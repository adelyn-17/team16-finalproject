==> flow/design.v <==
`timescale 1ns / 1ns
module breakout_debounce #(
    parameter DEBOUNCE_TIME = 10000
)(
    input wire clk,
    input wire reset,
    input wire left_in,
    input wire right_in,
    input wire start_in,
    output reg left_out,
    output reg right_out,
    output reg start_out
);
    reg [19:0] left_counter = 0;
    reg [19:0] right_counter = 0;
    reg [19:0] start_counter = 0;
    reg left_prev = 0;
    reg right_prev = 0;
    reg start_prev = 0;
    always @(posedge clk or negedge reset) begin
        if (!reset) begin 
            left_out <= 0;
            left_prev <= 0;
            left_counter <= 0;
        end else begin
            left_prev <= left_in;
            if (left_in != left_prev) begin
                left_counter <= 0;
            end else if (left_counter < DEBOUNCE_TIME) begin
                left_counter <= left_counter + 1;
            end else begin
                left_out <= left_in;
            end
        end
    end
    always @(posedge clk or negedge reset) begin
        if (!reset) begin 
            right_out <= 0;
            right_prev <= 0;
            right_counter <= 0;
        end else begin
            right_prev <= right_in;
            if (right_in != right_prev) begin
                right_counter <= 0;
            end else if (right_counter < DEBOUNCE_TIME) begin
                right_counter <= right_counter + 1;
            end else begin
                right_out <= right_in;
            end
        end
    end
    always @(posedge clk or negedge reset) begin
        if (!reset) begin 
            start_out <= 0;
            start_prev <= 0;
            start_counter <= 0;
        end else begin
            start_prev <= start_in;
            if (start_in != start_prev) begin
                start_counter <= 0;
            end else if (start_counter < DEBOUNCE_TIME) begin
                start_counter <= start_counter + 1;
            end else begin 
                start_out <= start_in;
            end
        end
    end
endmodule
* Reports on breakout_debounce
What the tools print for breakout_debounce, step after step. Line numbers count from 1 in the design file above. Cell names lack the library's common part. Not given: -
Set-up: design top breakout_debounce, clock input clk, library sky130hd, timing corner tt_025C_1v80

* Elaborated design
Source: Yosys, flattened and elaborated, memories not mapped. Widths are those after wreduce. Registers that Yosys merges into a memory's read port (data or address) are not register bits. Print and check cells do not count. Equal cells are merged and count once.
Word-level totals: output and inout bits 3, elaborated cells 36, flip-flop bits (word level) 66
Cells by class: bitwise logic cells 6, order comparisons 3, add/subtract/negate cells 3, reductions and logical operators 6, equality and inequality tests 3, multiplexer cells 6
Operator list (number):
- two-way mux 20 bit | 6
- adder 20 x 1 -> 20 bit with constant B | 3
- less-than comparator 20 x 14 -> 1 bit with constant B | 3
- NOT 1 bit | 6
- AND reduction 2 bit | 3
- nonzero test 2 bit | 3
- inequality test 1 bit | 3

* Longest topological paths
Yosys ltp: most cells in a row. Word level: on the elaborated netlist, between registers, memories and ports. Mapped: between sequential cells and ports; inverters and the memories' decode and read muxes count.
Logic depth: depth in word-level cells 3, ABC_AREA 0, mapped depth 6, gate-level depth less buffers 6

* Netlist
Source: synth_stat.txt of the flow (Yosys; design flattened, memories mapped). It holds for the ABC_AREA given above (unset counts as 0); a run with the other value may have another netlist.
Cells by type:
- dfrtp_1 | number 66, total area 1.65E+03 sq um
- xnor2_1 | number 31, total area 271.51 sq um
- nor2_1 | number 46, total area 172.666 sq um
- and2_1 | number 19, total area 118.864 sq um
- nand3_1 | number 16, total area 80.077 sq um
- a2111oi_2 | number 5, total area 75.072 sq um
- nand2_1 | number 16, total area 60.058 sq um
- a21oi_1 | number 10, total area 50.048 sq um
- xor2_1 | number 5, total area 43.792 sq um
- nor4_4 | number 2, total area 42.541 sq um
- nor3_2 | number 4, total area 40.038 sq um
- ha_1 | number 3, total area 37.536 sq um
- nor4_1 | number 6, total area 37.536 sq um
- nor4_2 | number 3, total area 37.536 sq um
- and4_1 | number 4, total area 35.034 sq um
- nand4_1 | number 5, total area 31.28 sq um
- o21ai_0 | number 6, total area 30.029 sq um
- nor3_1 | number 5, total area 25.024 sq um
Other cell types: 28; their cells: 47.
Synthesis totals: synthesis area 3188.1 sq um, area of sequential cells 1651.6 sq um, standard cells after synthesis 299, flip-flop cells 66, buffer cells 8

* Path before layout
Source: OpenSTA report_checks on the synthesized netlist (no wires, ideal clock, input and output delay 20% of the period each), path of least setup slack; recovery checks are left aside. Register names are those of the netlist, which keeps one name where synthesis merged equal registers.
Timing post-synthesis: kind register to register, start point register start_counter[7], end point register start_counter[9], stages 6, arrival 1611 ps, period 2090 ps, path delay 1689 ps, path buffers 0, setup slack 402 ps, setup time 78 ps, period reached after synthesis 1688 ps
"path delay" is the arrival time less input delay plus setup time. "stages" counts driving pins, that of a launching flip-flop among them; a cell with two outputs on the path counts twice. "period reached after synthesis" is the clock period less the worst setup slack; recovery checks do not enter. This is arithmetic on one report: input and output delays are still those of the set period (20% each). The rows between start and end are the longest chain of elaborated cells between them; the timing report does not say that the signal goes this way. Where chains are equally long, one stands for them. A line is the first line of the expression or statement that the cell stems from. Yosys adds cells for indexed reads and writes and turns some case tables into memories. A register here has more assigning lines than the two given.
Between the ends, post-synthesis: cell sequence dfrtp_1 nor4_4 o211ai_4 or2_4 or3_1 a21oi_1, cells in the longest elaborated chain 3, elaborated cells between the ends (all ways) 5, source lines of those cells 3, those cells by class add/sub: 1; compare: 1; mux: 2; reduce/logical: 1
RTL lines, path post-synthesis:
- start: declaration | line 16 | reg [19:0] start_counter = 0;
- start: assignment | line 56 | start_counter <= 0;
- start: assignment | line 62 | start_counter <= start_counter + 1;
- adder 20 x 1 -> 20 bit | line 62
- two-way mux 20 bit | line 61 | end else if (start_counter < DEBOUNCE_TIME) begin
- two-way mux 20 bit | line 59 | if (start_in != start_prev) begin
- end: assignment | line 60 | start_counter <= 0;
- end: assignment | line 62
- end: declaration | line 16

* Timing after layout
Path of least setup slack in the final report of stored run 1 (OpenROAD, finished layout, wires in). Where an end is a register, its clock arrival counts in the times. The report prints the path's times to 10 ps; the period is as set.
Timing after layout: kind register to register, start point register right_counter[7], end point register right_counter[4], stages 8, setup slack -560 ps, arrival 1990 ps, setup time 110 ps, period 1190 ps, path buffers 2
The rows between start and end are the longest chain of elaborated cells between them; the timing report does not say that the signal goes this way. Where chains are equally long, one stands for them. A register here has more assigning lines than the two given.
Between the ends, after layout: cell sequence dfrtp_1 nor4_4 buf_4 o21ai_4 buf_6 a211oi_4 xnor2_1 nor2_1, cells in the longest elaborated chain 3, elaborated cells between the ends (all ways) 4, source lines of those cells 2, those cells by class compare: 1; mux: 2; reduce/logical: 1
RTL lines, path after layout:
- start: declaration | line 15 | reg [19:0] right_counter = 0;
- start: assignment | line 40 | right_counter <= 0;
- start: assignment | line 46 | right_counter <= right_counter + 1;
- less-than comparator 20 x 14 -> 1 bit | line 45 | end else if (right_counter < DEBOUNCE_TIME) begin
- two-way mux 20 bit | line 45
- two-way mux 20 bit | line 43 | if (right_in != right_prev) begin
- end: assignment | line 44 | right_counter <= 0;
- end: assignment | line 46
- end: declaration | line 15

==> results <==
Measured data: module breakout_debounce, platform sky130hd, 2 stored runs of the flow under differing settings, order arbitrary. Input and output delays are each 20% of the period that was set; the output load is 0.01 pF.
"clock period reached" is the run's clock period less its worst setup slack. It is reckoned from that one timing run; input and output delays stay at 20% of the period that was set.
By "allowed time less slack (worst setup path)" is meant the share of the clock period that the worst setup path is allowed (20% is reserved at inputs, 20% at outputs), minus its slack. Clock arrival times at its registers enter into it.
"power consumption" rests on the timing tool's default activity at the inputs, not on a simulated workload.
"allowed time less slack (worst setup path)" is known to 10 ps.

* Stored run 1 | settings: period_ns 1.19; CORE_UTILIZATION 56; SETUP_SLACK_MARGIN 0.29; CORE_MARGIN 9; CAP_MARGIN 30; MAX_ROUTING_LAYER met5; SLEW_MARGIN 20 | results: Yosys chip area after synthesis 3188.1 sq um; final design utilization 0.896; clock period reached 1752 ps; final setup TNS -19485 ps; smallest setup slack -562 ps; die area 8732.9 sq um; allowed time less slack (worst setup path) 1750 ps; type of the worst setup path register to register; power consumption 5.032 mW
* Stored run 2 | settings: period_ns 1.84; CORE_UTILIZATION 36; SETUP_SLACK_MARGIN -0.03; PLACE_DENSITY 0.36; HOLD_SLACK_MARGIN -0.04; CORE_MARGIN 3; GPL_TIMING_DRIVEN 1; CTS_CLUSTER_SIZE 54; CAP_MARGIN 20; SLEW_MARGIN 35; MAX_ROUTING_LAYER met5 | results: final design utilization 0.447; clock period reached 1814 ps; die area 10021.0 sq um; smallest setup slack 26 ps; power consumption 2.930 mW; Yosys chip area after synthesis 3188.1 sq um; allowed time less slack (worst setup path) 1810 ps; type of the worst setup path register to register; final setup TNS 0 ps
